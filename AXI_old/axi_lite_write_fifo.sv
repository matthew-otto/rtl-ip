==> flow/design.v <==
module axi_lite_write_fifo #(
  ADDRESS = 'h0000_0000,
  ADDR_WIDTH = 32,
  BUS_WIDTH = 32,
  DEPTH = 8
) (
  input  logic                      clk,
  input  logic                      reset,
  output logic                      s_axi_awready,
  input  logic                      s_axi_awvalid,
  input  logic [ADDR_WIDTH-1:0]     s_axi_awaddr,
  input  logic [2:0]                s_axi_awprot,
  output logic                      s_axi_wready,
  input  logic                      s_axi_wvalid,
  input  logic [3:0]                s_axi_wstrb,
  input  logic [BUS_WIDTH-1:0]      s_axi_wdata,
  input  logic                      s_axi_bready,
  output logic                      s_axi_bvalid,
  output logic [1:0]                s_axi_bresp,
  input  logic                      ready_out,
  output logic                      valid_out,
  output logic [BUS_WIDTH-1:0]      data_out
);
  localparam WORD_OFFSET = BUS_WIDTH / 8;
  localparam ADDR_ALIGN = $clog2(WORD_OFFSET);
  localparam ADDR_SIZE = $clog2(DEPTH);
  logic valid_in;
  logic [BUS_WIDTH-1:0] data_in;
  logic full, empty, write, read;
  logic [ADDR_SIZE-1:0] wr_ptr, rd_ptr, size;
  logic [BUS_WIDTH-1:0] buffer [DEPTH-1:0];
  assign full = (size == DEPTH-1);
  assign empty = (size == 0);
  assign valid_out = ~empty;
  assign data_out = buffer[rd_ptr];
  assign write = valid_in && ~full;
  assign read = ready_out && ~empty;
  always_ff @(posedge clk) begin
    if (reset) begin
      size <= 0;
      wr_ptr <= 0;
      rd_ptr <= 0;
    end else begin
      if (write) begin
        buffer[wr_ptr] <= data_in;
        wr_ptr <= wr_ptr + 1;
      end
      if (read) begin
        rd_ptr <= rd_ptr + 1;
      end
      case ({write, read})
        2'b10 : size <= size + 1;
        2'b01 : size <= size - 1;
        default;
      endcase
    end
  end
  localparam
    RSP_OKAY = 2'b00,
    RSP_EXOKAY = 2'b01,
    RSP_SLVERR = 2'b10,
    RSP_DECERR = 2'b11;
  logic [ADDR_WIDTH-1:0] addr_b;
  logic [3:0]            data_strb_b;
  logic [31:0]           data_b;
  logic [1:0]            resp_b;
  enum {
    READY,
    VALID_ADDR,
    VALID_DATA,
    WRITE,
    READY_PEND_RSP,
    VALID_ADDR_PEND_RSP,
    VALID_DATA_PEND_RSP,
    WRITE_PEND_RSP
  } state, next_state;
  always_ff @(posedge clk) begin
    if (reset) state <= READY;
    else       state <= next_state;
    if (s_axi_awready && s_axi_awvalid)
      addr_b <= s_axi_awaddr;
    if (s_axi_wready && s_axi_wvalid) begin
      data_b <= s_axi_wdata;
      data_strb_b <= s_axi_wstrb;
    end
    if (state == WRITE)
      resp_b <= s_axi_bresp;
  end
  always_comb begin
    next_state = state;
    s_axi_awready = 0;
    s_axi_wready = 0;
    s_axi_bvalid = 0;
    s_axi_bresp = RSP_OKAY;
    valid_in = 0;
    case (state)
      READY : begin
        s_axi_awready = ~full;
        s_axi_wready = ~full;
        case ({~full, s_axi_awvalid, s_axi_wvalid})
          3'b111 : next_state = WRITE;
          3'b110 : next_state = VALID_ADDR;
          3'b101 : next_state = VALID_DATA;
          default: next_state = state;
        endcase
      end
      VALID_ADDR : begin
        s_axi_wready = 1;
        if (s_axi_wvalid)
          next_state = WRITE;
      end
      VALID_DATA : begin
        s_axi_awready = 1;
        if (s_axi_awvalid)
          next_state = WRITE;
      end
      WRITE : begin
        s_axi_bvalid = 1;
        if (addr_b[ADDR_WIDTH-1:ADDR_ALIGN] == ADDRESS>>ADDR_ALIGN) begin
          valid_in = 1;
          s_axi_bresp = RSP_OKAY;
        end else begin
          s_axi_bresp = RSP_SLVERR;
        end
        s_axi_awready = 1;
        s_axi_wready = 1;
        case ({s_axi_awvalid, s_axi_wvalid, s_axi_bready})
          3'b001 : next_state = READY;
          3'b101 : next_state = VALID_ADDR;
          3'b011 : next_state = VALID_DATA;
          3'b111 : next_state = WRITE;
          3'b000 : next_state = READY_PEND_RSP;
          3'b100 : next_state = VALID_ADDR_PEND_RSP;
          3'b010 : next_state = VALID_DATA_PEND_RSP;
          3'b110 : next_state = WRITE_PEND_RSP;
        endcase
      end
      READY_PEND_RSP : begin
        s_axi_bvalid = 1;
        s_axi_bresp = resp_b;
        s_axi_awready = 1;
        s_axi_wready = 1;
        case ({s_axi_awvalid, s_axi_wvalid, s_axi_bready})
          3'b111 : next_state = WRITE;
          3'b101 : next_state = VALID_ADDR;
          3'b011 : next_state = VALID_DATA;
          3'b001 : next_state = READY;
          3'b110 : next_state = WRITE_PEND_RSP;
          3'b100 : next_state = VALID_ADDR_PEND_RSP;
          3'b010 : next_state = VALID_DATA_PEND_RSP;
          3'b000 : next_state = READY_PEND_RSP;
        endcase
      end
      VALID_ADDR_PEND_RSP : begin
        s_axi_bvalid = 1;
        s_axi_bresp = resp_b;
        s_axi_wready = 1;
        case ({s_axi_wvalid, s_axi_bready})
          2'b10 : next_state = WRITE_PEND_RSP;
          2'b01 : next_state = VALID_ADDR;
          2'b11 : next_state = WRITE;
          2'b00 : next_state = VALID_ADDR_PEND_RSP;
        endcase
      end
      VALID_DATA_PEND_RSP : begin
        s_axi_bvalid = 1;
        s_axi_bresp = resp_b;
        s_axi_awready = 1;
        case ({s_axi_awvalid, s_axi_bready})
          2'b10 : next_state = WRITE_PEND_RSP;
          2'b01 : next_state = VALID_DATA;
          2'b11 : next_state = WRITE;
          2'b00 : next_state = VALID_DATA_PEND_RSP;
        endcase
      end
      WRITE_PEND_RSP : begin
        s_axi_bvalid = 1;
        s_axi_bresp = resp_b;
        if (s_axi_bready)
          next_state = WRITE;
      end
    endcase
    for (int i = 0; i < BUS_WIDTH/8; i++)
      data_in[i*8+:8] = data_strb_b[i] ? data_b[i*8+:8] : '0;
  end
endmodule : axi_lite_write_fifo
# Reports on axi_lite_write_fifo
# Tool output for the design above, in the order of the flow.
# Line numbers count from 1 in the design file above.
# A cell with - has no value.
[inputs]
top = "axi_lite_write_fifo"
clock_port = "clk"
library = "sky130hd"
pvt_corner = "tt_025C_1v80"

# Word level
# Counts by Yosys on the flattened word-level netlist (proc, flatten, opt, wreduce; memories kept). Print and check cells are left out.
# Memory sizes are those after Yosys's memory passes, which may raise the word count (mostly to a power of two), join words into wider ones and drop unused or constant bits.
[classes]
addsub = 4
eq_ne = 23
muxes = 27
logic = 2
n_reduce_logical = 16
[ops]
columns = ["operator", "n"]
rows = [
  ["case mux 32 bit (select 8 bit)", 1],
  ["case mux 32 bit (select 4 bit)", 2],
  ["2-to-1 mux 32 bit", 5],
  ["equality test 32 x 3 -> 1 bit with constant B", 4],
  ["case mux 32 bit (select 3 bit)", 1],
  ["equality test 32 x 2 -> 1 bit with constant B", 2],
  ["equality test 32 x 1 -> 1 bit with constant B", 1],
  ["logical NOT 32 bit", 1],
  ["2-to-1 mux 8 bit", 4],
  ["logical NOT 30 bit", 1],
  ["equality test 3 bit with constant B", 4],
  ["OR reduction 4 bit", 3],
  ["2-to-1 mux 3 bit", 4],
  ["equality test 2 bit with constant B", 5],
  ["adder 3 x 1 -> 3 bit with constant B", 3],
  ["nonzero test 8 bit", 1],
  ["equality test 2 x 1 -> 1 bit with constant B", 3],
  ["!= test 2 bit with constant B", 3],
  ["case mux 3 bit (select 2 bit)", 1],
  ["AND reduction 5 bit", 1],
  ["OR reduction 5 bit", 1],
  ["2-to-1 mux 1 bit", 5],
  ["logical AND 1 bit", 4],
  ["logical NOT 2 bit", 2],
  ["!= test 4 bit with constant B", 1],
  ["case mux 2 bit (select 2 bit)", 1],
  ["case mux 1 bit (select 2 bit)", 2],
  ["subtractor 3 x 1 -> 3 bit with constant B", 1],
]
# Not listed: further kinds 4, cells in them 5.
[word_totals]
reg_bits = 111
ram_bits = 256
rom_bits = 48
clocked_rd_ports_x_width = 32
n_memories = 3
inputBits = 77
out_inout_bits = 38
elab_cells = 83
[mem_list]
columns = ["memory", "size", "width", "read_ports", "wr", "line", "source"]
rows = [
  ["buffer", 8, 32, 1, 1, 31, "logic [BUS_WIDTH-1:0] buffer [DEPTH-1:0];"],
  ["(no name shown)", 8, 3, 1, 0, 127, "case ({s_axi_awvalid, s_axi_wvalid, s_axi_bready})"],
  ["(no name shown)", 8, 3, 1, 0, 143, "case ({s_axi_awvalid, s_axi_wvalid, s_axi_bready})"],
]

# Longest topological paths
# Longest topological path by Yosys (ltp), each cell counted once; first at word level (registers and memories cut), then after technology mapping (sequential cells cut; the memories' decode and read muxes count).
[logic_depth]
word_depth = 6
ABC_AREA = 0
depth_mapped = 13
depth_no_buf = 10

# Netlist
# Yosys stat after the flow's synthesis: flattened, memories mapped to cells. It holds for the ABC_AREA given above (unset counts as 0); a run with the other value may have another netlist.
[synth_totals]
stdcells = 573
yosys_area_um2 = 12886.1
seq_area_um2 = 10029.6
ff_cells = 339
n_buf = 22
[types]
columns = ["cell", "n", "area_total_um2"]
rows = [
  ["sky130_fd_sc_hd__edfxtp_1", 324, 9.73E+03],
  ["sky130_fd_sc_hd__mux4_1", 40, 1.05E+03],
  ["sky130_fd_sc_hd__mux4_2", 24, 540.518],
  ["sky130_fd_sc_hd__mux2_2", 34, 382.867],
  ["sky130_fd_sc_hd__dfxtp_1", 15, 300.288],
  ["sky130_fd_sc_hd__and2_1", 35, 218.96],
  ["sky130_fd_sc_hd__buf_6", 7, 78.826],
  ["sky130_fd_sc_hd__nor2_1", 13, 48.797],
  ["sky130_fd_sc_hd__nor4_1", 7, 43.792],
  ["sky130_fd_sc_hd__buf_2", 8, 40.038],
  ["sky130_fd_sc_hd__ha_1", 3, 37.536],
  ["sky130_fd_sc_hd__and4b_1", 3, 30.029],
  ["sky130_fd_sc_hd__and3b_1", 3, 26.275],
  ["sky130_fd_sc_hd__xor2_1", 3, 26.275],
  ["sky130_fd_sc_hd__nand2b_1", 4, 25.024],
  ["sky130_fd_sc_hd__nor2b_1", 4, 25.024],
  ["sky130_fd_sc_hd__or3_1", 4, 25.024],
  ["sky130_fd_sc_hd__a21oi_1", 4, 20.019],
]
# Other cell types: 19; their cells: 38.

# Worst setup path after synthesis
# Source: OpenSTA report_checks on the synthesized netlist (no wires, ideal clock, input and output delay 20% of the period each), path of least setup slack; recovery checks are left aside. Register names are those of the netlist, which keeps one name where synthesis merged equal registers.
[synth_path]
path_type = "register -> register"
start = "reg addr_b[8]"
end = "mem buffer[2][0]"
period_ns = 3.25
setup_ns = 0.392
t_first_pin_ns = 0.000
arrival_ns = 2.056
t_required_ns = 2.858
slack_ns = 0.802
delay_ns = 2.448
path_stages = 6
path_buffers = 1
synth_period_reached_ns = 2.448
# "delay_ns" is the arrival time less input delay plus setup time.
# "path_stages": output pins that drive a net of the path, with the launching flip-flop's if there is one; two outputs of one cell count as two.
# "synth_period_reached_ns" = period - worst setup slack (recovery checks aside). The figure is calculated, with input and output delays left at 20% of the set period.
# The rows between start and end are the longest chain of elaborated cells between them; the timing report does not say that the signal goes this way. Where chains are equally long, one stands for them.
# Each line given opens the expression or statement behind the cell; cells for indexed reads and writes are added by Yosys, which also makes memories of some case tables.
# Only ways into the end's enable, where the timed path ends, are counted here.
[synth_between]
path_cell_list = "sky130_fd_sc_hd__edfxtp_1 -> sky130_fd_sc_hd__nor4_1 -> sky130_fd_sc_hd__nand4_1 -> sky130_fd_sc_hd__nor3_2 -> sky130_fd_sc_hd__buf_4 -> sky130_fd_sc_hd__and4b_1"
elab_chain_len = 6
cells_between = 8
lines_between = 5
cone_classes = "6 x mux; 2 x reduce/logical"
[synth_lines]
columns = ["element", "line", "source"]
rows = [
  ["start, declared", 63, "logic [ADDR_WIDTH-1:0] addr_b;"],
  ["start, assigned", 81, "addr_b <= s_axi_awaddr;"],
  ["logical NOT 30 bit", 119, "if (addr_b[ADDR_WIDTH-1:ADDR_ALIGN] == ADDRESS>>ADDR_ALIGN) begin"],
  ["2-to-1 mux 1 bit", 119, ""],
  ["2-to-1 mux 1 bit", 96, "case (state)"],
  ["logical AND 1 bit", 36, "assign write = valid_in && ~full;"],
  ["2-to-1 mux 3 bit", 44, "if (write) begin"],
  ["2-to-1 mux 3 bit", 39, "if (reset) begin"],
  ["end, declared", 31, "logic [BUS_WIDTH-1:0] buffer [DEPTH-1:0];"],
]

# Worst path after layout
# Path of least setup slack in the final report of run 1 (OpenROAD, finished layout, wires in). Where an end is a register, its clock arrival counts in the times.
[layout_path]
path_type = "register -> output"
start = "reg (name not given)"
end = "out data_out[31]"
period_ns = 2.47
out_delay_ns = 0.49
t_first_pin_ns = 0.50
arrival_ns = 2.18
t_required_ns = 1.98
slack_ns = -0.21
path_stages = 7
path_buffers = 4
[layout_between]
path_cell_list = "sky130_fd_sc_hd__dfxtp_4 -> sky130_fd_sc_hd__buf_12 -> sky130_fd_sc_hd__buf_8 -> sky130_fd_sc_hd__buf_16 -> sky130_fd_sc_hd__mux4_2 -> sky130_fd_sc_hd__mux2_4 -> sky130_fd_sc_hd__buf_6"
[layout_lines]
columns = ["element", "line", "source"]
rows = [
  ["end, declared", 22, "output logic [BUS_WIDTH-1:0]      data_out"],
]
# Chain of elaborated cells between the ends: none given.

# Measured results for axi_lite_write_fifo: 2 stored runs of the Yosys and OpenROAD flow on sky130hd. The settings differ; the order carries no meaning. The constraints put input and output delay at 20% of the set period each and load the outputs with 0.01 pF.
# "period_less_ws_ns" is the run's clock period less its worst setup slack. It is reckoned from that one timing run; input and output delays stay at 20% of the period that was set.
# "worstPathTime_ns" means the part of the period allowed to the worst setup path (the constraints hold back 20% at inputs and 20% at outputs) less its slack; where the path has registers, the arrival times of their clocks count too.
# "power_w" is the tool's figure for a default switching activity; nothing was simulated.

[[run]]
name = "run 1"
[run.settings]
period_ns = 2.47
CORE_UTILIZATION = 54
CAP_MARGIN = 20
CORE_MARGIN = 2
SLEW_MARGIN = 20
[run.results]
post_synth_area_um2 = 12886.1
die_um2 = 25114.3
layout_stdcell_area_um2 = 16209.3
worst_setup_slack_ns = -0.206
power_w = 0.011633
period_less_ws_ns = 2.676
worstPathTime_ns = 2.18
critical_path_type = "register -> output"

[[run]]
name = "run 2"
[run.settings]
period_ns = 1.52
CORE_UTILIZATION = 60
SETUP_SLACK_MARGIN = 0.17
PLACE_DENSITY_LB_ADDON = 0.01
CORE_ASPECT_RATIO = 0.52
CORE_MARGIN = 10
ABC_AREA = 1
CTS_CLUSTER_SIZE = 87
CTS_CLUSTER_DIAMETER = 268
CAP_MARGIN = 25
SLEW_MARGIN = 20
[run.results]
post_synth_area_um2 = 13274.0
die_um2 = 28793.4
layout_stdcell_area_um2 = 18418.9
worst_setup_slack_ns = -1.033
power_w = 0.018119
period_less_ws_ns = 2.553
worstPathTime_ns = 2.25
critical_path_type = "register -> output"
